==> flow/design.v <==
module tlc ( clk, reset,  vehicle_sensor, highway_signal, farm_signal );
  input reset, clk, vehicle_sensor; 
  output [1:0] highway_signal, farm_signal;
  parameter HG=2'b00, HY=2'b01, FG=2'b10, FY=2'b11;
  parameter GREEN = 2'b00, YELLOW = 2'b01, RED = 2'b10;
  reg [1:0] highway_signal, farm_signal, cur_state, next_state;
  reg [1:0] highway_signal1, farm_signal1;
  reg reset_timer; reg [3:0] timer; wire long_timeout, short_timeout;
  always @( negedge clk or negedge reset ) 
    if (reset == 1'b0) 
		cur_state <= HG; 
	 else
	  cur_state <= next_state;
   always @( negedge clk or negedge reset )
    if (reset == 1'b0) 
			timer <= 4'h0;
	 else if ( reset_timer == 1'b1 ) 
			timer <= 4'h0; 
    else if ( timer == 4'hf ) 
			timer <= 4'b1111;
    else 
			timer <= (timer + 1) % 16;
  assign short_timeout = timer[0] ;  
  assign long_timeout = ( (timer[1]==1) || (timer[2]==1) || (timer[3]==1) ) ? 1'b1 : 1'b0;
  always @(cur_state or long_timeout or vehicle_sensor or short_timeout) 
  begin
    if (cur_state == HG)
			begin
	       highway_signal <= GREEN; farm_signal <= RED;
			 if (vehicle_sensor == 1'b1 && long_timeout == 1'b1 )
				begin
						next_state <= HY;reset_timer <= 1'b1;
				end
			 else 
				begin
					next_state <= HG;reset_timer <= 1'b0;
				end
			end					
	 else if (cur_state == HY) 
			 begin 
				highway_signal <= YELLOW; farm_signal <= RED;
				if ( short_timeout == 1'b1 ) 
				begin 
					next_state <= FG; reset_timer <= 1'b1;
				end 
				else  
				begin  
					next_state <= HY;reset_timer <= 1'b0; 
				end
			 end 
	 else if (cur_state == FG) 
			 begin 
				highway_signal <= RED; farm_signal <= GREEN;
				if ( long_timeout == 1'b1 ) 
					begin 
					  reset_timer<= 1'b1;
						next_state <= FY; 
					end 
				else  
					begin  
						next_state <= FG;  reset_timer<= 1'b0;
					end
				end 
	else if (cur_state == FY) 
			begin 
				highway_signal <= RED; farm_signal <= YELLOW;
				if ( short_timeout == 1'b1 ) 
					begin 
						next_state <= HG; reset_timer<= 1'b1;
					end 
				else  
					begin  
					next_state <= FY; reset_timer<= 1'b0; 
					end
			 end 
	else  
			begin 
			 highway_signal <= RED; farm_signal <= RED;
			 next_state <= HG;reset_timer <= 1'b1; 
			end
  end  
endmodule
From RTL to reports: tlc --
Tool output for the design above, in the order of the flow. Lines are those of the file above, counted from 1. Operators: Yosys type, input widths -> output width; for muxes data width and select width s. Library cell names are shortened. A cell with - has no value.
Design: top module tlc, clock clk, cell library sky130hd, timing corner tt_025C_1v80

Word level --
Counts by Yosys on the flattened word-level netlist (proc, flatten, opt, wreduce; memories kept). Register bits leave out memories and registers merged into their read ports (data or address); mux counts leave out enables and synchronous resets folded into registers. Print and check cells are left out.
Storage and ports: register bits after elaboration 6, input bits 3, output and inout bits 4, elaborated cells 35
Operators by class: $add $sub $neg 1, equality and inequality tests 4, multiplexer cells 24, reduce/logical cells 4
Operator list (count):
- $mux 2 | 12
- $mux 1 | 10
- $mux 4 | 2
- $eq 2x2->1 const B | 2
- $add 4x1->4 const B | 1
- $eq 4x4->1 const B | 1
- $logic_or 1x1->1 | 2
- $eq 2x1->1 const B | 1
- $logic_not 2->1 | 1
- $logic_and 1x1->1 | 1

Depth --
Yosys ltp: most cells in a row. Word level: on the elaborated netlist, between registers, memories and ports. Mapped: between sequential cells and ports; inverters and the memories' decode and read muxes count.
Logic depth: depth in word-level cells 8, ABC_AREA 0, mapped depth 4, depth with buffers taken out 4

After synthesis --
The flow's flattened synthesis, as Yosys stat reports it; memories are mapped. The netlist is that of the ABC_AREA named above (0 if unset); the other value can give another one.
Mapped netlist: cell count 42, chip area (Yosys) 400.4 sq um, area of sequential cells 201.4 sq um, mapped flip-flops 8, buffers 0
Cell types:
- dfrtn_1 | count 7, area in all 175.168 sq um
- nor3_2 | count 3, area in all 30.029 sq um
- dfstp_2 | count 1, area in all 26.275 sq um
- inv_1 | count 5, area in all 18.768 sq um
- a21oi_1 | count 3, area in all 15.014 sq um
- nand2_1 | count 4, area in all 15.014 sq um
- nand3_1 | count 3, area in all 15.014 sq um
- nor2_1 | count 4, area in all 15.014 sq um
- o21ai_0 | count 3, area in all 15.014 sq um
- ha_1 | count 1, area in all 12.512 sq um
- o31ai_2 | count 1, area in all 12.512 sq um
- or3_4 | count 1, area in all 11.261 sq um
- a22o_1 | count 1, area in all 8.758 sq um
- nor3b_1 | count 1, area in all 7.507 sq um
- a31oi_1 | count 1, area in all 6.256 sq um
- nand2b_1 | count 1, area in all 6.256 sq um
- nor3_1 | count 1, area in all 5.005 sq um
- o21ai_1 | count 1, area in all 5.005 sq um

Memo
Re: implementation data of tlc

2 stored runs of tlc in the flow (synthesis by Yosys, layout by OpenROAD, sky130hd cells), in arbitrary order. Constraints: input delay and output delay 20% of the set period each, output load 0.01 pF.
By "power" is meant OpenSTA's value without simulated activity: inputs other than the clock are taken to toggle once in ten clock periods, and the tool carries that through the logic.
[run A] settings: period_ns=2.67, CORE_UTILIZATION=18, PLACE_DENSITY_LB_ADDON=0.01, CELL_PAD_IN_SITES_GLOBAL_PLACEMENT=2, GPL_TIMING_DRIVEN=0, CTS_CLUSTER_DIAMETER=20, CAP_MARGIN=10, SLEW_MARGIN=30, MAX_ROUTING_LAYER=met4, CORE_MARGIN=2
[run A] result: chip area after synthesis (Yosys) 400.4 sq um, die area 2617.9 sq um, standard-cell area of the final layout 575.6 sq um, worst setup slack after layout -0.309 ns, total negative slack -1.060 ns, power 679.3 µW
[run B] settings: period_ns=3.1, CORE_UTILIZATION=39, PLACE_DENSITY=0.4, HOLD_SLACK_MARGIN=-0.07, CELL_PAD_IN_SITES_GLOBAL_PLACEMENT=3, GPL_TIMING_DRIVEN=1, GPL_ROUTABILITY_DRIVEN=1, MAX_ROUTING_LAYER=met4, CAP_MARGIN=20, CORE_MARGIN=2, SLEW_MARGIN=20
[run B] result: chip area after synthesis (Yosys) 400.4 sq um, die area 1298.9 sq um, standard-cell area of the final layout 548.0 sq um, worst setup slack after layout -0.143 ns, total negative slack -0.442 ns, power 553.1 µW
