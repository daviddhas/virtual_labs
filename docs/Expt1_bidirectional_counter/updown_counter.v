==> flow/design.v <==
module updown_counter(clk, reset, mode, count);
	input clk, reset, mode;
	output [ 7 :0 ] count;
wire reset, mode;
reg [ 7 :0] count;
always @(posedge clk )
begin
		 if(!reset)
	count <= 8'b0100;
		 else if (mode == 0)
count <= count + 1;
	else if (mode == 1)
		count <= count - 1;
end
endmodule
== Step by step through the tools: updown_counter ==
What the tools print for updown_counter, step after step.
Line numbers count from 1 in the design file above.
Operators: Yosys type, input widths -> output width; for muxes data width and select width s.
Cell names lack the library's common part.
The mark -- stands for no value.

* Top module: updown_counter
* Clock: clk
* Library: sky130hd
* Timing corner: tt_025C_1v80

== Word-level counts ==
Yosys after proc, flatten, opt, wreduce and memory -nomap, before mapping. Enables and synchronous resets that opt folds into registers are not counted as muxes. Memory bits, and registers merged into a memory's read port (data or address), are not among the register bits. Print and check cells are not counted. Equal cells are merged and count once.

* Register bits: 8
* Word-level cells: 4
* Output and inout bits: 8
* Memories kept: 0
* Memory bits (writable): 0
* Memory bits (read-only): 0
* Bits in latches: 0
* Input port bits: 3
* Word width x clocked read ports: 0

* Shift operators: 0
* Div/mod/pow operators: 0
* $add $sub $neg: 2
* Bitwise logic cells: 0
* Mux-type cells: 1
* $mul: 0
* Eq/ne operators: 0
* Order comparisons: 0
* Reductions and logical operators: 0

{| class="wikitable"
|+ Operators with widths
! kind !! number
|-
| $add 8x1->8 const B || 1
|-
| $sub 8x1->8 const B || 1
|-
| $mux 8 || 1
|}

== Longest topological paths ==
Yosys ltp: most cells in a row. Word level: on the elaborated netlist, between registers, memories and ports. Mapped: between sequential cells and ports; inverters and the memories' decode and read muxes count.

* Depth in word-level cells: 2
* ABC_AREA: 0
* Mapped depth: 6
* Mapped depth without buffers: 6

== After synthesis ==
Yosys stat after the flow's synthesis: flattened, memories mapped to cells. It holds for the ABC_AREA given above (unset counts as 0); a run with the other value may have another netlist.

{| class="wikitable"
|+ Cells by type
! cell !! number !! total area (sq um)
|-
| dfxtp_1 || 8 || 160.154
|-
| ha_1 || 6 || 75.072
|-
| o21ai_0 || 5 || 25.024
|-
| a21oi_1 || 4 || 20.019
|-
| fa_1 || 1 || 20.019
|-
| inv_1 || 5 || 18.768
|-
| and3b_1 || 2 || 17.517
|-
| o31ai_1 || 2 || 15.014
|-
| nor2b_4 || 1 || 13.763
|-
| a211oi_2 || 1 || 12.512
|-
| nor2b_1 || 2 || 12.512
|-
| nand3_1 || 2 || 10.01
|-
| nor3_1 || 2 || 10.01
|-
| o211a_1 || 1 || 10.01
|-
| and2b_2 || 1 || 8.758
|-
| nor4b_1 || 1 || 8.758
|-
| xor2_1 || 1 || 8.758
|-
| a211oi_1 || 1 || 7.507
|}

Other cell types: 11; their cells: 11.

* Area of sequential cells: 160.2 sq um
* Synthesis area: 524.3 sq um
* Standard cells after synthesis: 57
* Buffer cells: 1
* Flip-flop cells: 8

== Timing after synthesis ==
Source: OpenSTA report_checks on the synthesized netlist (no wires, ideal clock, input and output delay 20% of the period each), path of least setup slack; recovery checks are left aside. Register names are those of the netlist, which keeps one name where synthesis merged equal registers.

* Path kind: register to register
* Start: register count[0]
* End: register count[6]
* Delay of the path: 1.537 ns
* Required time: 1.704 ns
* Clock period: 1.82 ns
* Data arrival time: 1.421 ns
* Stages: 7
* Buffers on the path: 0
* Setup slack: 0.283 ns
* Setup time: 0.116 ns
* Time at the first pin: 0.000 ns
* Synthesis period reached: 1.537 ns

"delay of the path" = arrival - input delay + setup time.
"stages" counts driving pins, that of a launching flip-flop among them; a cell with two outputs on the path counts twice.
"synthesis period reached" = period - worst setup slack (recovery checks aside). The figure is calculated, with input and output delays left at 20% of the set period.
Between the ends stands the longest chain of elaborated cells between them, by number of cells; it is not shown to be the way that was timed. Of several equally long chains one is given.
Each line given opens the expression or statement behind the cell; cells for indexed reads and writes are added by Yosys, which also makes memories of some case tables.
At most two assigning lines are given for a register; there are more.

* Cell sequence: dfxtp_1 -> inv_1 -> fa_1 -> nor2b_4 -> o31ai_1 -> a21oi_1 -> and3b_1
* Cells in the longest elaborated chain: 2
* Elaborated cells on any way between the ends: 3
* RTL lines with such cells: 3
* Those cells by class: add/sub (2); mux (1)

{| class="wikitable"
|+ Ends and longest elaborated chain, post-synthesis
! what !! RTL line !! text
|-
| start, declared || 3 || <nowiki>output [ 7 :0 ] count;</nowiki>
|-
| start, assigned || 11 || <nowiki>count <= count + 1;</nowiki>
|-
| start, assigned || 13 || <nowiki>count <= count - 1;</nowiki>
|-
| $add 8x1->8 || 11 ||
|-
| $mux 8 || 10 || <nowiki>else if (mode == 0)</nowiki>
|-
| end, assigned || 11 ||
|-
| end, assigned || 13 ||
|-
| end, declared || 3 ||
|}

== Worst path after layout ==
Path of least setup slack in the final report of job 1 (OpenROAD, finished layout, wires in). Where an end is a register, its clock arrival counts in the times.

* Path kind: input to register
* Start: input port mode
* End: register count[4]
* Setup time: 0.10 ns
* Required time: 2.00 ns
* Stages: 8
* Data arrival time: 1.59 ns
* External input delay: 0.37 ns
* Time at the first pin: 0.37 ns
* Buffers on the path: 2
* Clock period: 1.85 ns
* Setup slack: 0.41 ns

Between the ends stands the longest chain of elaborated cells between them, by number of cells; it is not shown to be the way that was timed. Of several equally long chains one is given.
At most two assigning lines are given for a register; there are more.

* Cell sequence: buf_6 -> buf_12 -> inv_2 -> fa_2 -> nor2b_4 -> o21a_1 -> or3_1 -> and3_1
* Cells in the longest elaborated chain: 1
* Elaborated cells on any way between the ends: 1
* RTL lines with such cells: 1
* Those cells by class: mux (1)

{| class="wikitable"
|+ Ends and longest elaborated chain, post-layout
! what !! RTL line !! text
|-
| start, declared || 2 || <nowiki>input clk, reset, mode;</nowiki>
|-
| $mux 8 || 10 || <nowiki>else if (mode == 0)</nowiki>
|-
| end, assigned || 11 || <nowiki>count <= count + 1;</nowiki>
|-
| end, assigned || 13 || <nowiki>count <= count - 1;</nowiki>
|-
| end, declared || 3 || <nowiki>output [ 7 :0 ] count;</nowiki>
|}

Subject: updown_counter on sky130hd, stored results

Hello all,

Stored flow runs of updown_counter (2 of them; Yosys, OpenROAD, sky130hd). They differ in their settings and are not a sequence. Constraints: input delay and output delay 20% of the set period each, output load 0.01 pF.
"worst setup path time" = time allowed to the worst setup path (clock period - input delay - output delay, where it has them) - its slack; a late launch clock adds to it, a late capture clock takes from it.

Job 1
==> flow/run.sh <==
#!/bin/bash
# the make line also repeats the synthesis and layout settings of config.mk as NAME=value (left out here)
make -C /OpenROAD-flow-scripts/flow DESIGN_CONFIG=/design/flow/config.mk WORK_HOME=/design/flow/orfs CLKGATE_MAP_FILE= finish
==> flow/config.mk <==
export PLATFORM = sky130hd
export DESIGN_NAME = updown_counter
export DESIGN_NICKNAME = updown_counter
export VERILOG_FILES = /design/flow/design.v
export SDC_FILE = /design/flow/constraint.sdc
export NUM_CORES = 4
export LEC_CHECK = 0
export CAP_MARGIN = 20
export CELL_PAD_IN_SITES_GLOBAL_PLACEMENT = 0
export CORE_MARGIN = 2
export CORE_UTILIZATION = 44
export GPL_ROUTABILITY_DRIVEN = 1
export GPL_TIMING_DRIVEN = 1
export SETUP_SLACK_MARGIN = 0.43
export SLEW_MARGIN = 20
==> flow/constraint.sdc <==
create_clock -name core_clock -period 1.85 [get_ports {clk}]
set_input_delay 0.3700 -clock core_clock [delete_from_list [all_inputs] [get_ports {clk}]]
set_output_delay 0.3700 -clock core_clock [all_outputs]
set_load 0.01 [all_outputs]

==> results of job 1 <==
chip area after synthesis (Yosys): 524.3 sq um
die area: 1483.4 sq um
standard-cell area of the final layout: 885.9 sq um
worst setup slack after layout: 0.407 ns
total negative slack: 0.000 ns
worst hold slack: 0.553 ns
worst setup path time: 1.07 ns
worst setup path kind: input to register

Job 2
==> flow/run.sh <==
#!/bin/bash
# the make line also repeats the synthesis and layout settings of config.mk as NAME=value (left out here)
make -C /OpenROAD-flow-scripts/flow DESIGN_CONFIG=/design/flow/config.mk WORK_HOME=/design/flow/orfs CLKGATE_MAP_FILE= finish
==> flow/config.mk <==
export PLATFORM = sky130hd
export DESIGN_NAME = updown_counter
export DESIGN_NICKNAME = updown_counter
export VERILOG_FILES = /design/flow/design.v
export SDC_FILE = /design/flow/constraint.sdc
export NUM_CORES = 4
export LEC_CHECK = 0
export ABC_AREA = 1
export CAP_MARGIN = 20
export CORE_MARGIN = 2
export CORE_UTILIZATION = 54
export CTS_CLUSTER_DIAMETER = 326
export CTS_CLUSTER_SIZE = 62
export MIN_ROUTING_LAYER = met2
export PLACE_DENSITY = 0.9
export SLEW_MARGIN = 20
==> flow/constraint.sdc <==
create_clock -name core_clock -period 2.43 [get_ports {clk}]
set_input_delay 0.4860 -clock core_clock [delete_from_list [all_inputs] [get_ports {clk}]]
set_output_delay 0.4860 -clock core_clock [all_outputs]
set_load 0.01 [all_outputs]

==> results of job 2 <==
chip area after synthesis (Yosys): 523.0 sq um
die area: 1233.4 sq um
standard-cell area of the final layout: 661.9 sq um
worst setup slack after layout: 0.426 ns
total negative slack: 0.000 ns
worst hold slack: 0.466 ns
worst setup path time: 1.52 ns
worst setup path kind: input to register

Thanks
